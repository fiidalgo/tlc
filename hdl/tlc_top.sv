==> flow/design.v <==
module clk_divider
    #(
        parameter div_amt = 10  
    )
    (
        input logic clk_in, rst,    
        output logic clk_out        
    );
    logic [63:0] counting_vj;  
    always_ff @(posedge clk_in, posedge rst) begin
        if (rst) begin
            clk_out <= 0;            
            counting_vj <= 0;        
        end else begin
            if (counting_vj == div_amt - 1) begin
                clk_out <= 1;        
                counting_vj <= 0;    
            end else begin
                clk_out <= 0;        
                counting_vj <= counting_vj + 1;  
            end
        end
    end
endmodule
module hex_to_sseg
    (
        input  logic [3:0] hex,     
        input  logic dp,            
        output logic [7:0] sseg     
    );
    always_comb begin
        case (hex)
            4'h0: sseg[6:0] = 7'b1000000;  
            4'h1: sseg[6:0] = 7'b1111001;  
            4'h2: sseg[6:0] = 7'b0100100;  
            4'h3: sseg[6:0] = 7'b0110000;  
            4'h4: sseg[6:0] = 7'b0011001;  
            4'h5: sseg[6:0] = 7'b0010010;  
            4'h6: sseg[6:0] = 7'b0000010;  
            4'h7: sseg[6:0] = 7'b1111000;  
            4'h8: sseg[6:0] = 7'b0000000;  
            4'h9: sseg[6:0] = 7'b0010000;  
            4'ha: sseg[6:0] = 7'b0001000;  
            4'hb: sseg[6:0] = 7'b0000011;  
            4'hc: sseg[6:0] = 7'b1000110;  
            4'hd: sseg[6:0] = 7'b0100001;  
            4'he: sseg[6:0] = 7'b0000110;  
            default: sseg[6:0] = 7'b0001110;  
        endcase
        sseg[7] = dp;
    end
endmodule         
module timer
    #(parameter N = 4)   
    (
        input logic clk, clk_en,        
        input logic rst, en, load,      
        input logic [N-1:0] init,       
        output logic [N-1:0] out        
    );
    always_ff @(posedge clk, posedge rst) begin
        if (rst) begin
            out <= {N{1'b1}};
        end
        else if (load) begin
            out <= init;
        end
        else if (clk_en) begin
            if (en && out > 0) begin
                out <= out - 1;
            end 
        end
    end
endmodule
module tlc
    (
        input logic clk, clk_en,                  
        input logic rst,                          
        input logic car_ns, car_ew, ped,          
        input logic [3:0] timer_out,              
        output logic [3:0] timer_init,            
        output logic [2:0] light_ns, light_ew,    
        output logic [1:0] light_ped,             
        output logic timer_load, timer_en         
    );
    typedef enum {s_idle, s_ped_ns, s_ped_ew, s_ped_ns_t, s_ped_ew_t,
                  s_ped_ns_ns, s_ped_ns_ew,
                  s_ped_ew_ns, s_ped_ew_ew,
                  s_ped_ns_ns_yellow, s_ped_ns_ew_yellow,
                  s_ped_ew_ns_yellow, s_ped_ew_ew_yellow,
                  s_ped_ns_ns_t, s_ped_ns_ew_t,
                  s_ped_ew_ns_t, s_ped_ew_ew_t,
                  s_ped_ns_ns_yellow_t, s_ped_ns_ew_yellow_t,
                  s_ped_ew_ns_yellow_t, s_ped_ew_ew_yellow_t} state_t;
    state_t state, next_state;   
    always_ff @(posedge clk, posedge rst) begin
        if (rst) begin
            state <= s_idle;   
        end
        else if (clk_en) begin
            state <= next_state;   
        end
    end
    always_comb begin
        light_ns = 3'b001;
        light_ew = 3'b001;
        light_ped = 2'b00;
        timer_en = 0;
        timer_load = 0;
        timer_init = 4'b0000;
        unique case (state)
            s_idle: begin
                light_ns = 3'b001;
                light_ew = 3'b001;
                light_ped = 2'b00;
                next_state = s_ped_ew_t;   
            end
            s_ped_ns_t: begin
                timer_en = 0;
                timer_load = 1;   
                timer_init = 4'b1111;   
                next_state = s_ped_ns;   
            end
            s_ped_ns: begin
                light_ns = 3'b001;
                light_ew = 3'b001;
                light_ped = 2'b11;   
                timer_en = 1;   
                timer_load = 0;
                if (timer_out == 4'b0) begin
                    if (car_ns && !car_ew) begin
                        next_state = s_ped_ns_ns_t;
                    end
                    else next_state = s_ped_ns_ew_t;
                end
                else next_state = s_ped_ns;
            end
            s_ped_ew_t: begin
                timer_en = 0;
                timer_load = 1;   
                timer_init = 4'b1111;   
                next_state = s_ped_ew;   
            end
            s_ped_ew: begin
                light_ns = 3'b001;
                light_ew = 3'b001;
                light_ped = 2'b11;   
                timer_en = 1;   
                timer_load = 0;
                if (timer_out == 4'b0) begin
                    if (!car_ns && car_ew) begin
                        next_state = s_ped_ew_ew_t;
                    end
                    else next_state = s_ped_ew_ns_t;
                end
                else next_state = s_ped_ew;
            end
            s_ped_ns_ns: begin
                light_ns = 3'b100;
                light_ew = 3'b001;
                light_ped = 2'b10;
                timer_en = 1;
                timer_load = 0;
                if (timer_out == 4'b0) next_state = s_ped_ns_ns_yellow_t;
                else next_state = s_ped_ns_ns;
            end
            s_ped_ns_ns_yellow_t: begin
                timer_en = 0;
                timer_load = 1;
                timer_init = 4'b0101;
                next_state = s_ped_ns_ns_yellow;
            end
            s_ped_ns_ns_yellow: begin
                light_ns = 3'b010;
                light_ew = 3'b001;
                light_ped = 2'b10;
                timer_en = 1;
                timer_load = 0;
                if (timer_out == 4'b0) begin
                    if (ped == 1) next_state = s_ped_ns_t;
                    else next_state = s_ped_ns_ew_t;
                end
                else next_state = s_ped_ns_ns_yellow;
            end
        endcase
    end
endmodule
module tlc_top
    (
        input logic [7:0] sw,         
        input logic [4:0] btn,        
        input logic reset_n, clk,     
        output logic [7:0] led,       
        output logic [7:0] sseg,      
        output logic [7:0] an         
    );
    logic btn_center, btn_down;
    assign btn_center = btn[4];   
    assign btn_down = btn[2];     
    logic clk_1hz, car_ns, car_ew, ped, rst;      
    logic [2:0] light_ew, light_ns;               
    logic [1:0] light_ped;                        
    logic en, load, timer_rst;                    
    logic [3:0] init, out;                        
    logic [7:0] out_sseg;                         
    assign rst = !reset_n;   
    assign timer_rst = btn_down;
    clk_divider #(.div_amt(100000000)) div_1hz (.clk_in(clk), .rst(rst), .clk_out(clk_1hz));
    timer timer_u (.clk(clk), .clk_en(clk_1hz), .rst(timer_rst), .en(en),
                   .load(load), .init(init), .out(out));
     tlc tlc_u (.clk(clk), .clk_en(clk_1hz), .rst(timer_rst), .timer_en(en),
                .timer_load(load), .timer_init(init), .timer_out(out),
                .car_ns(car_ns), .car_ew(car_ew), .ped(ped), .light_ns(light_ns),
                .light_ew(light_ew), .light_ped(light_ped));
     assign car_ns = |sw[7:5];   
     assign car_ew = |sw[2:0];   
     assign ped = |sw[4:3];      
     assign led[7:5] = light_ns;  
     assign led[4:3] = light_ped;  
     assign led[2:0] = light_ew;  
    hex_to_sseg sseg_unit_0
      (.hex(out), .dp(1'b0), .sseg(out_sseg));
    assign sseg = out_sseg;
    assign an = 8'hFE;   
endmodule
### From RTL to reports: tlc_top

What the tools print for tlc_top, step after step.
Line numbers count from 1 in the design file above.
Operators carry their Yosys type and port widths (W data, S select, Z words).
Cell names lack the library's common part.
A cell with n/a has no value.

| inputs | value |
|---|---|
| design top | tlc_top |
| clock | clk |
| cell library | sky130hd |
| library corner | tt_025C_1v80 |

### Word level

Yosys after proc, flatten, opt, wreduce and memory -nomap, before mapping. Memory bits, and registers merged into a memory's read port (data or address), are not among the register bits. Print and check cells are not counted. Equal cells are merged and count once.
Yosys's memory passes give these memory sizes; they may raise the number of words (mostly to a power of two), join words into wider ones and drop unused or constant bits.

| operators by class | value |
|---|---|
| add/subtract/negate cells | 2 |
| multiply operators | 0 |
| divide/modulo/power cells | 0 |
| order comparisons | 1 |
| equal/unequal tests | 8 |
| shifts and indexed selects | 0 |
| mux-type cells | 19 |
| bitwise logic cells | 0 |
| reduce/logical cells | 22 |

Operator list:

| operator | number |
|---|---|
| $pmux W32 S8 | 1 |
| $mux W32 | 3 |
| $eq A32 B2 Y1 const B | 2 |
| $eq A32 B3 Y1 const B | 2 |
| $add A64 B1 Y64 const B | 1 |
| $eq A64 B27 Y1 const B | 1 |
| $mux W64 | 1 |
| $eq A32 B1 Y1 const B | 1 |
| $eq A32 B4 Y1 const B | 1 |
| $eq A32 B5 Y1 const B | 1 |
| $logic_not A32 Y1 | 1 |
| $mux W4 | 4 |
| $pmux W4 S3 | 1 |
| $mux W5 | 2 |
| $reduce_or A3 Y1 | 3 |
| $pmux W3 S3 | 1 |
| $reduce_or A2 Y1 | 4 |
| $reduce_or A4 Y1 | 2 |
| $reduce_or A8 Y1 | 1 |
| $reduce_or A6 Y1 | 1 |
| $pmux W2 S3 | 1 |
| $reduce_or A5 Y1 | 1 |
| $reduce_bool A2 Y1 | 2 |
| $sub A4 B1 Y4 const B | 1 |
| $gt A4 B1 Y1 const B | 1 |
| $logic_not A4 Y1 | 1 |
| $pmux W1 S2 | 2 |
| $logic_and A1 B1 Y1 | 3 |

Other operator kinds: 5; their cells: 6.

| storage and ports | value |
|---|---|
| register bits | 101 |
| latch bits | 0 |
| RAM bits | 0 |
| memory bits (read-only) | 112 |
| clocked read ports x word width | 0 |
| memory cells | 1 |
| bits of input ports | 15 |
| output and inout port bits | 24 |
| word-level cells | 57 |

Memory list:

| memory | words | width | rd ports | write ports | line | RTL |
|---|---|---|---|---|---|---|
| (name not given) | 16 | 7 | 1 | 0 | 32 | `case (hex)` |

### Logic depth

Yosys ltp: most cells in a row. Word level: on the elaborated netlist, between registers, memories and ports. Mapped: between sequential cells and ports; inverters and the memories' decode and read muxes count.

| logic depth | value |
|---|---|
| depth after elaboration | 7 |
| ABC_AREA | 0 |
| mapped depth | 7 |
| depth with buffers taken out | 7 |

### Mapped cells and area

Yosys stat after the flow's synthesis: flattened, memories mapped to cells. It holds for the ABC_AREA given above (unset counts as 0); a run with the other value may have another netlist.
The area totals of this step are shown rounded.

| synthesis totals | value |
|---|---|
| cells in the netlist | 432 |
| mapped area | 4150 um^2 |
| sequential part of the area | 1930 um^2 |
| mapped flip-flops | 77 |
| buffer cells | 24 |

Cell types:

| cell | number | area in all (um^2) |
|---|---|---|
| dfrtp_1 | 72 | 1.8E+03 |
| xor2_1 | 36 | 315.302 |
| xnor2_1 | 24 | 210.202 |
| nand4_1 | 28 | 175.168 |
| nor2_1 | 45 | 168.912 |
| nand3_1 | 30 | 150.144 |
| nor4_1 | 23 | 143.888 |
| dfstp_2 | 5 | 131.376 |
| nand2_1 | 33 | 123.869 |
| nor3_1 | 22 | 110.106 |
| buf_4 | 12 | 90.086 |
| ha_1 | 7 | 87.584 |
| inv_1 | 17 | 63.811 |
| a22o_1 | 5 | 43.792 |
| mux2i_1 | 4 | 40.038 |
| o21ai_0 | 8 | 40.038 |
| and4_1 | 4 | 35.034 |
| nor2b_1 | 5 | 31.28 |

Other cell types: 28; their cells: 52.
The figures by module come from a second, unflattened synthesis with its own total; it is not the netlist above.

| unflattened totals | value |
|---|---|
| cells (unflattened synthesis) | 440 |
| area total of the unflattened synthesis | 4360 um^2 |

Rows give one instance, submodules left out.

By module:

| module | instances | cells | area (um^2) | sequential area (um^2) |
|---|---|---|---|---|
| clk_divider (div_amt=100000000) | 1 | 319 | 3290 | 1630 |
| tlc | 1 | 45 | 443 | 201 |
| hex_to_sseg | 1 | 33 | 283 | 0.0 |
| timer | 1 | 29 | 260 | 105 |
| tlc_top | 1 | 14 | 90.1 | 0.0 |

### Timing after synthesis

Source: OpenSTA report_checks on the synthesized netlist (no wires, ideal clock, input and output delay 20% of the period each), path of least setup slack; recovery checks are left aside. Register names are those of the netlist, which keeps one name where synthesis merged equal registers.

| timing post-synthesis | value |
|---|---|
| path kind | register to output |
| from | register timer_u.out[3] |
| to | output sseg[0] |
| clock period | 4.5 ns |
| external output delay | 0.900 ns |
| time at the first pin | 0.000 ns |
| arrival | 1.549 ns |
| data required time | 3.600 ns |
| setup slack | 2.051 ns |
| delay of the path | 1.549 ns |
| stages on the path | 5 |
| buffers on the path | 1 |
| synthesis period reached | 2.449 ns |

"delay of the path" is the arrival time less input delay plus setup time.
A path that ends at an output port has no setup time.
"stages on the path" counts driving pins, that of a launching flip-flop among them; a cell with two outputs on the path counts twice.
"synthesis period reached" is the clock period less the worst setup slack; recovery checks do not enter. This is arithmetic on one report: input and output delays are still those of the set period (20% each).
Between the ends stands the longest chain of elaborated cells between them, by number of cells; it is not shown to be the way that was timed. Of several equally long chains one is given.
Each line given opens the expression or statement behind the cell; cells for indexed reads and writes are added by Yosys, which also makes memories of some case tables.
The chain passes a memory read, where the word-level depth is cut; so it can be longer than that depth.
At most two assigning lines are given for a register; there are more.

| between the ends, post-synthesis | value |
|---|---|
| path through | dfstp_2 -> clkbuf_1 -> nor2_1 -> or3b_2 -> o21ai_0 |
| cells in the longest elaborated chain | 1 |
| elaborated cells on any way between the ends | 1 |
| source lines of those cells | 1 |
| those cells by class | memory (1) |

RTL lines, path post-synthesis:

| item | line | RTL |
|---|---|---|
| start, declared | 59 | `output logic [N-1:0] out` |
| start, assigned | 66 | `out <= init;` |
| start, assigned | 70 | `out <= out - 1;` |
| $mem_v2 Z16 W7 | 32 | `case (hex)` |
| end, declared | 194 | `output logic [7:0] sseg,` |

### Worst path after layout

Path of least setup slack in the final report of flow run 1 (OpenROAD, finished layout, wires in). Where an end is a register, its clock arrival counts in the times.

| timing post-layout | value |
|---|---|
| path kind | register to output |
| from | register timer_u.out[0] |
| to | output sseg[3] |
| clock period | 2.08 ns |
| external output delay | 0.42 ns |
| time at the first pin | 0.34 ns |
| arrival | 1.88 ns |
| data required time | 1.66 ns |
| setup slack | -0.21 ns |
| stages on the path | 6 |
| buffers on the path | 1 |

Between the ends stands the longest chain of elaborated cells between them, by number of cells; it is not shown to be the way that was timed. Of several equally long chains one is given.
The chain passes a memory read, where the word-level depth is cut; so it can be longer than that depth.
At most two assigning lines are given for a register; there are more.

| between the ends, post-layout | value |
|---|---|
| path through | dfstp_2 -> inv_2 -> ha_4 -> inv_2 -> mux4_2 -> buf_6 |
| cells in the longest elaborated chain | 1 |
| elaborated cells on any way between the ends | 1 |
| source lines of those cells | 1 |
| those cells by class | memory (1) |

RTL lines, path post-layout:

| item | line | RTL |
|---|---|---|
| start, declared | 59 | `output logic [N-1:0] out` |
| start, assigned | 66 | `out <= init;` |
| start, assigned | 70 | `out <= out - 1;` |
| $mem_v2 Z16 W7 | 32 | `case (hex)` |
| end, declared | 194 | `output logic [7:0] sseg,` |

2 stored runs of tlc_top in the flow (synthesis by Yosys, layout by OpenROAD, sky130hd cells), in arbitrary order. Constraints: input delay and output delay 20% of the set period each, output load 0.01 pF.
By "achieved period" is meant the clock period of the run minus its worst setup slack. This is arithmetic on one report: input and output delays are still those of the set period (20% each).
"time on the worst setup path" is the time allowed to the run's worst setup path (the clock period less input and output delay, where it has them) less its slack. Clock arrival times count: a late capture clock shortens it, a late launch clock lengthens it.
"power" rests on the timing tool's default activity at the inputs, not on a simulated workload.
Measured values are rounded.

#### Flow run 1

| setting | value |
|---|---|
| period_ns | `2.08` |
| CORE_UTILIZATION | `44` |
| SETUP_SLACK_MARGIN | `0.01` |
| PLACE_DENSITY_LB_ADDON | `0.18` |
| CORE_MARGIN | `10` |
| CELL_PAD_IN_SITES_GLOBAL_PLACEMENT | `2` |
| GPL_ROUTABILITY_DRIVEN | `1` |
| CTS_CLUSTER_DIAMETER | `157` |
| CAP_MARGIN | `20` |
| SLEW_MARGIN | `20` |

| result | value |
|---|---|
| smallest setup slack | -0.213 ns |
| total negative slack | -0.779 ns |
| time on the worst setup path | 1.88 ns |
| worst setup path type | register to output |
| utilization after routing | 62.1 % |
| power | 2.56 mW |
| achieved period | 2.293 ns |
| die footprint | 13700 um^2 |
| area of the synthesized netlist | 4150 um^2 |
| standard-cell area of the final layout | 5710 um^2 |

#### Flow run 2

| setting | value |
|---|---|
| period_ns | `2.35` |
| SETUP_SLACK_MARGIN | `0.2` |
| CAP_MARGIN | `20` |
| CORE_MARGIN | `2` |
| CORE_UTILIZATION | `40` |
| SLEW_MARGIN | `20` |

| result | value |
|---|---|
| achieved period | 2.336 ns |
| die footprint | 11200 um^2 |
| standard-cell area of the final layout | 5150 um^2 |
| utilization after routing | 50.6 % |
| total negative slack | 0.000 ns |
| area of the synthesized netlist | 4150 um^2 |
| time on the worst setup path | 1.87 ns |
| worst setup path type | register to output |
| power | 2.61 mW |
| smallest setup slack | 0.014 ns |
